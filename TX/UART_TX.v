==> flow/design.v <==
module FSM (
	input		wire					CLK,
	input		wire					RST,
	input		wire					Data_Valid,
	input		wire					ser_done,
	input		wire					PAR_EN,
	output		reg			[1:0]		mux_sel,
	output		reg						busy,
	output		reg						ser_en
	);
localparam	[2:0]	IDLE_State	   = 'b000,
					Start_State    = 'b001,
					Data_State	   = 'b010,
					Parity_State   = 'b011,
					Stop_State     = 'b100;	
reg	[2:0]	Current_State, 
			Next_State;
always@(posedge CLK, negedge RST) begin
	if(!RST) begin
		Current_State	<=	IDLE_State;
	end
	else begin
		Current_State	<=	Next_State;
	end
end
always@(*)  begin
	case(Current_State)
		IDLE_State	:	begin
				mux_sel		=	'b01;	 
				ser_en		=	'b0;
				if(Data_Valid) begin
					Next_State	=	Start_State;
					ser_en      =   'b1;  
					busy        =   'b1;
				end
				else begin
					Next_State	=	IDLE_State;
					busy        =   'b0;	
				end			
		end
		Start_State	:	begin
			mux_sel		=	'b00;
			ser_en      =   'b0;
			busy        =   'b1;
			Next_State	= Data_State;		
		end
		Data_State	:	begin
			mux_sel		=	'b10;
			ser_en      =   'b0;
			busy        =   'b1;
			if(ser_done) begin
				if(PAR_EN) begin
					Next_State	= Parity_State;
				end
				else begin
					Next_State	=	Stop_State;				
				end
			end
			else begin
				Next_State	= Data_State;				
			end
		end
		Parity_State	:	begin
			mux_sel		=	'b11;
			ser_en      =   'b0;
			busy        =   'b1;
			Next_State	=	Stop_State;
		end
		Stop_State	:	begin
			mux_sel		=	'b01;
			ser_en      =   'b0;
			busy        =   'b1;
			if(Data_Valid) begin      
				Next_State	=	Start_State;
				ser_en      =   'b1;  
			end
			else begin
				Next_State	=	IDLE_State;			
			end		
		end
		default	:	begin     
			busy        =   'b0;
			ser_en      =   'b0;
			mux_sel     =   'b01;
			Next_State  =	IDLE_State;
		end
	endcase
end
endmodule
module MUX_4x1 (
	input		wire		[1:0]		mux_sel,
	input		wire					ser_data,
	input		wire					par_bit,
	output		reg						TX_OUT
	);
always @(*) begin
	case(mux_sel)
	'b00	:	begin
		TX_OUT	=	'b0;		 
	end
	'b01	:	begin
		TX_OUT	=	'b1;		 
	end
	'b10	:	begin
		TX_OUT	=	ser_data;		 
	end
	'b11	:	begin
		TX_OUT	=	par_bit;		 
	end
	endcase
end
endmodule
module UART_TX #(
	parameter	DATA_WIDTH = 8	 
	) 
	(
	input	wire						CLK,
	input	wire						RST,
	input	wire	[DATA_WIDTH-1:0]	P_DATA,
	input	wire						DATA_VALID,
	input	wire						PAR_EN,
	input	wire						PAR_TYP,
	output	wire						TX_OUT,
	output	wire						Busy
	);
wire				ser_en_Top;
wire				ser_done_Top;
wire     			ser_data_Top;
wire				par_bit_Top;
wire	[1:0]		mux_sel_Top;
serializer Serializer_Inst (
	.CLK(CLK),
	.RST(RST),
	.P_DATA(P_DATA),
	.ser_en(ser_en_Top),
	.ser_done(ser_done_Top),
	.ser_data(ser_data_Top)
);
parity Parity_Inst (
	.CLK(CLK),
	.RST(RST),
	.PAR_TYP(PAR_TYP),
	.DATA_Valid(DATA_VALID),
	.P_DATA(P_DATA),
	.par_bit(par_bit_Top)
);
MUX_4x1 MUX_4x1_Inst (
	.mux_sel(mux_sel_Top),
	.ser_data(ser_data_Top),
	.par_bit(par_bit_Top),
	.TX_OUT(TX_OUT)
	);
FSM FSM_Inst (
	.CLK(CLK),
	.RST(RST),
	.Data_Valid(DATA_VALID),
	.ser_done(ser_done_Top),
	.PAR_EN(PAR_EN),
	.mux_sel(mux_sel_Top),
	.busy(Busy),
	.ser_en(ser_en_Top)
	);
endmodule
module parity #(
	parameter DATA_WIDTH = 8   
)
	(
	input		wire							CLK,
	input		wire							RST,
	input		wire							PAR_TYP,
	input		wire							DATA_Valid,
	input		wire	[DATA_WIDTH-1:0]		P_DATA,
	output		reg								par_bit
	);
always@(posedge CLK, negedge RST)	begin
	if(!RST) begin
		par_bit	<=	'b0;
	end
	else if(DATA_Valid == 'b1)
		par_bit <= (PAR_TYP == 0) ? ^P_DATA : ~(^P_DATA) ;
end
endmodule
module serializer #(
	parameter DATA_WIDTH = 8   
	) 
	(
	input		wire							CLK,
	input		wire							RST,
	input		wire	[DATA_WIDTH-1:0]		P_DATA,
	input		wire							ser_en,
	output		reg								ser_done,
	output		reg								ser_data
	);
reg 	[DATA_WIDTH-1:0]	 Shift_Register;
reg 	[2:0]				 Counter;		 
always@(posedge CLK,negedge RST)	begin
	if(!RST)	begin
		ser_data	<=	'b0;
		ser_done	<=	'b1;
		Counter     <=  'b0;
	end
	else begin
		if(ser_en)	begin             
			Shift_Register	<=	P_DATA;
			ser_done		<=	'b0;	
		end
		else if (! ser_done ) begin      
			{Shift_Register[DATA_WIDTH-2:0],ser_data}	<=	Shift_Register;
			Shift_Register[DATA_WIDTH-1]	<=	'b0;
			if(Counter == DATA_WIDTH-1)	 begin
				Counter		<=	'b0;
				ser_done	<=	'b1;
			end
			else begin
				Counter		<=	Counter	+	'b1;
				ser_done	<=	'b0;
			end
		end
	end
end
endmodule
## Step by step through the tools: UART_TX

Tool output for the design above, in the order of the flow.
Lines are those of the file above, counted from 1.
Operators carry their Yosys type and port widths (W data, S select, Z words).
The mark n/a stands for no value.

- Top module: UART_TX
- Clock: CLK
- Library: sky130hd
- Library corner: tt_025C_1v80

## After elaboration

Yosys after proc, flatten, opt, wreduce and memory -nomap, before mapping. Memory bits, and registers merged into a memory's read port (data or address), are not among the register bits. Print and check cells are not counted.

- Add/sub/neg operators: 1
- Eq/ne operators: 9
- Multiplexer cells: 18
- Bitwise gates (word level): 3
- Reduce/logical cells: 7

Operators with widths:

| kind | number |
|---|---|
| $mux W7 | 2 |
| $pmux W3 S4 | 1 |
| $mux W3 | 3 |
| $mux W1 | 9 |
| $reduce_xor A8 Y1 | 1 |
| $eq A3 B2 Y1 const B | 2 |
| $eq A3 B3 Y1 const B | 2 |
| $pmux W2 S3 | 1 |
| $eq A2 B2 Y1 const B | 2 |
| $reduce_and A2 Y1 | 2 |
| $reduce_or A4 Y1 | 1 |
| $pmux W1 S4 | 1 |
| $not A1 Y1 | 3 |
| $add A3 B1 Y3 const B | 1 |
| $eq A3 B1 Y1 const B | 1 |
| $logic_not A3 Y1 | 1 |
| $eq A2 B1 Y1 const B | 1 |
| $ne A2 B1 Y1 const B | 1 |
| $logic_not A2 Y1 | 1 |
| $reduce_or A2 Y1 | 1 |
| $pmux W1 S2 | 1 |

- Register bits after elaboration: 17
- Input port bits: 13
- Output and inout port bits: 2
- Cells after elaboration: 44

## Depth

Longest topological path by Yosys (ltp), each cell counted once; first at word level (registers and memories cut), then after technology mapping (sequential cells cut; the memories' decode and read muxes count).

- Depth after elaboration: 5
- ABC_AREA: 1
- Gate-level depth with buffers: 9

## Synthesis result

The flow's flattened synthesis, as Yosys stat reports it; memories are mapped. The netlist is that of the ABC_AREA named above (0 if unset); the other value can give another one.
The area totals of this step are shown rounded.

Cell types:

| cell | number | area in all (um^2) |
|---|---|---|
| sky130_fd_sc_hd__edfxtp_1 | 8 | 240.23 |
| sky130_fd_sc_hd__dfrtp_1 | 9 | 225.216 |
| sky130_fd_sc_hd__nand2_1 | 45 | 168.912 |
| sky130_fd_sc_hd__inv_1 | 17 | 63.811 |
| sky130_fd_sc_hd__o21ai_2 | 7 | 61.309 |
| sky130_fd_sc_hd__dfstp_2 | 2 | 52.55 |
| sky130_fd_sc_hd__nand3_1 | 8 | 40.038 |
| sky130_fd_sc_hd__ha_1 | 2 | 25.024 |
| sky130_fd_sc_hd__a21oi_4 | 1 | 16.266 |
| sky130_fd_sc_hd__o21a_1 | 2 | 15.014 |
| sky130_fd_sc_hd__nand2_2 | 2 | 12.512 |
| sky130_fd_sc_hd__buf_6 | 1 | 11.261 |
| sky130_fd_sc_hd__nor2_1 | 3 | 11.261 |
| sky130_fd_sc_hd__a21oi_1 | 2 | 10.01 |
| sky130_fd_sc_hd__o2111ai_1 | 1 | 8.758 |
| sky130_fd_sc_hd__xnor2_1 | 1 | 8.758 |
| sky130_fd_sc_hd__xor2_1 | 1 | 8.758 |
| sky130_fd_sc_hd__inv_4 | 1 | 6.256 |

Other cell types: 3; their cells: 3.

- Standard cells after synthesis: 116
- Cell area after synthesis: 0.001 mm^2
- Sequential area: 0.000518 mm^2
- Flip-flops: 19
- Buffers: 1

## Worst setup path after synthesis

OpenSTA on the mapped netlist: ideal clock, no wires. The path of least setup slack (recovery checks aside). Input and output delay are each 20% of the period. Register names are those of the netlist, which keeps one name where synthesis merged equal registers.

- Path kind: flip-flop to flip-flop
- Start: register FSM_Inst.Current_State
- End: register Serializer_Inst.Shift_Register[0]
- Period: 1790 ps
- Library setup time: 330 ps
- Launch time at the first pin: 0 ps
- Arrival: 1083 ps
- Path slack: 377 ps
- Delay of the path: 1413 ps
- Stages: 4
- Buffers on the path: 0
- Period reached after synthesis: 1413 ps

"delay of the path" is the arrival time less input delay plus setup time.
"stages" counts driving pins, that of a launching flip-flop among them; a cell with two outputs on the path counts twice.
"period reached after synthesis" = period - worst setup slack (recovery checks aside). The figure is calculated, with input and output delays left at 20% of the set period.
An end named without its bit number is one bit of that signal or, where synthesis recoded a state register, one of its new flip-flops.

- Cells stage by stage: sky130_fd_sc_hd__dfstp_2 > sky130_fd_sc_hd__inv_1 > sky130_fd_sc_hd__a21oi_4 > sky130_fd_sc_hd__o21a_1

Ends and longest elaborated chain, post-synthesis:

| item | line | source |
|---|---|---|
| from (decl) | 16 | `reg [2:0] Current_State,` |
| from (assign) | 20 | `Current_State <= IDLE_State;` |
| from (assign) | 23 | `Current_State <= Next_State;` |
| to (assign) | 204 | `Shift_Register <= P_DATA;` |
| to (decl) | 194 | `reg [DATA_WIDTH-1:0] Shift_Register;` |

No chain of elaborated cells between the ends is given.

## Path in the finished layout

Path of least setup slack in the final report of record 1 (OpenROAD, finished layout, wires in). Where an end is a register, its clock arrival counts in the times.
The report prints the path's times to 10 ps; the period is as set.

- Path kind: flip-flop to flip-flop
- Start: register FSM_Inst.Current_State
- End: register Serializer_Inst.Shift_Register[7]
- Period: 1380 ps
- Library setup time: 280 ps
- Launch time at the first pin: 290 ps
- Arrival: 1490 ps
- Path slack: -100 ps
- Stages: 6
- Buffers on the path: 2

An end named without its bit number is one bit of that signal or, where synthesis recoded a state register, one of its new flip-flops.

- Cells stage by stage: sky130_fd_sc_hd__dfstp_2 > sky130_fd_sc_hd__inv_2 > sky130_fd_sc_hd__buf_4 > sky130_fd_sc_hd__a21oi_4 > sky130_fd_sc_hd__buf_6 > sky130_fd_sc_hd__o21a_4

Ends and longest elaborated chain, post-layout:

| item | line | source |
|---|---|---|
| from (decl) | 16 | `reg [2:0] Current_State,` |
| from (assign) | 20 | `Current_State <= IDLE_State;` |
| from (assign) | 23 | `Current_State <= Next_State;` |
| to (assign) | 204 | `Shift_Register <= P_DATA;` |
| to (assign) | 209 | `Shift_Register[DATA_WIDTH-1] <= 'b0;` |
| to (decl) | 194 | `reg [DATA_WIDTH-1:0] Shift_Register;` |

No chain of elaborated cells between the ends is given.

Subject: flow runs of UART_TX

Hi,

Settings and measured results of 2 stored flow runs for module UART_TX (sky130hd), not sorted in any way. The constraints put input and output delay at 20% of the set period each and load the outputs with 0.01 pF.
"achieved clock period" = clock period - worst setup slack. The figure is calculated, with input and output delays left at 20% of the set period.
"worst path time": the worst setup path's part of the clock period (all of it between registers, 20% less for each end at a port) less its slack. A launch clock that arrives late makes it longer, a capture clock that arrives late makes it shorter.
By "total power after layout" is meant OpenSTA's value without simulated activity: inputs other than the clock are taken to toggle once in ten clock periods, and the tool carries that through the logic.
"worst path time" is known to 10 ps.
Results are given in rounded form.
Among the settings, . means not set for that run.

| setting or result | record 1 | record 2 |
|---|---|---|
| period_ns | 1.38 | 1.68 |
| CORE_UTILIZATION | 49 | 37 |
| PLACE_DENSITY | 0.81 | . |
| CELL_PAD_IN_SITES_GLOBAL_PLACEMENT | 1 | . |
| TNS_END_PERCENT | 60 | . |
| ABC_AREA | 1 | . |
| CTS_CLUSTER_SIZE | 94 | . |
| SLEW_MARGIN | 35 | 20 |
| CAP_MARGIN | 20 | 20 |
| CORE_MARGIN | 2 | 2 |
| Yosys chip area after synthesis (mm^2) | 0.001 | 0.000883 |
| full die area (mm^2) | 0.00242 | 0.00279 |
| standard-cell area of the final layout (mm^2) | 0.0014 | 0.00113 |
| smallest setup slack (ps) | -96 | 87 |
| setup total negative slack (ps) | -954 | 0 |
| total power after layout (uW) | 2200 | 1710 |
| achieved clock period (ps) | 1476 | 1593 |
| worst path time (ps) | 1480 | 1260 |
| worst setup path type | flip-flop to flip-flop | flip-flop to output port |

Regards
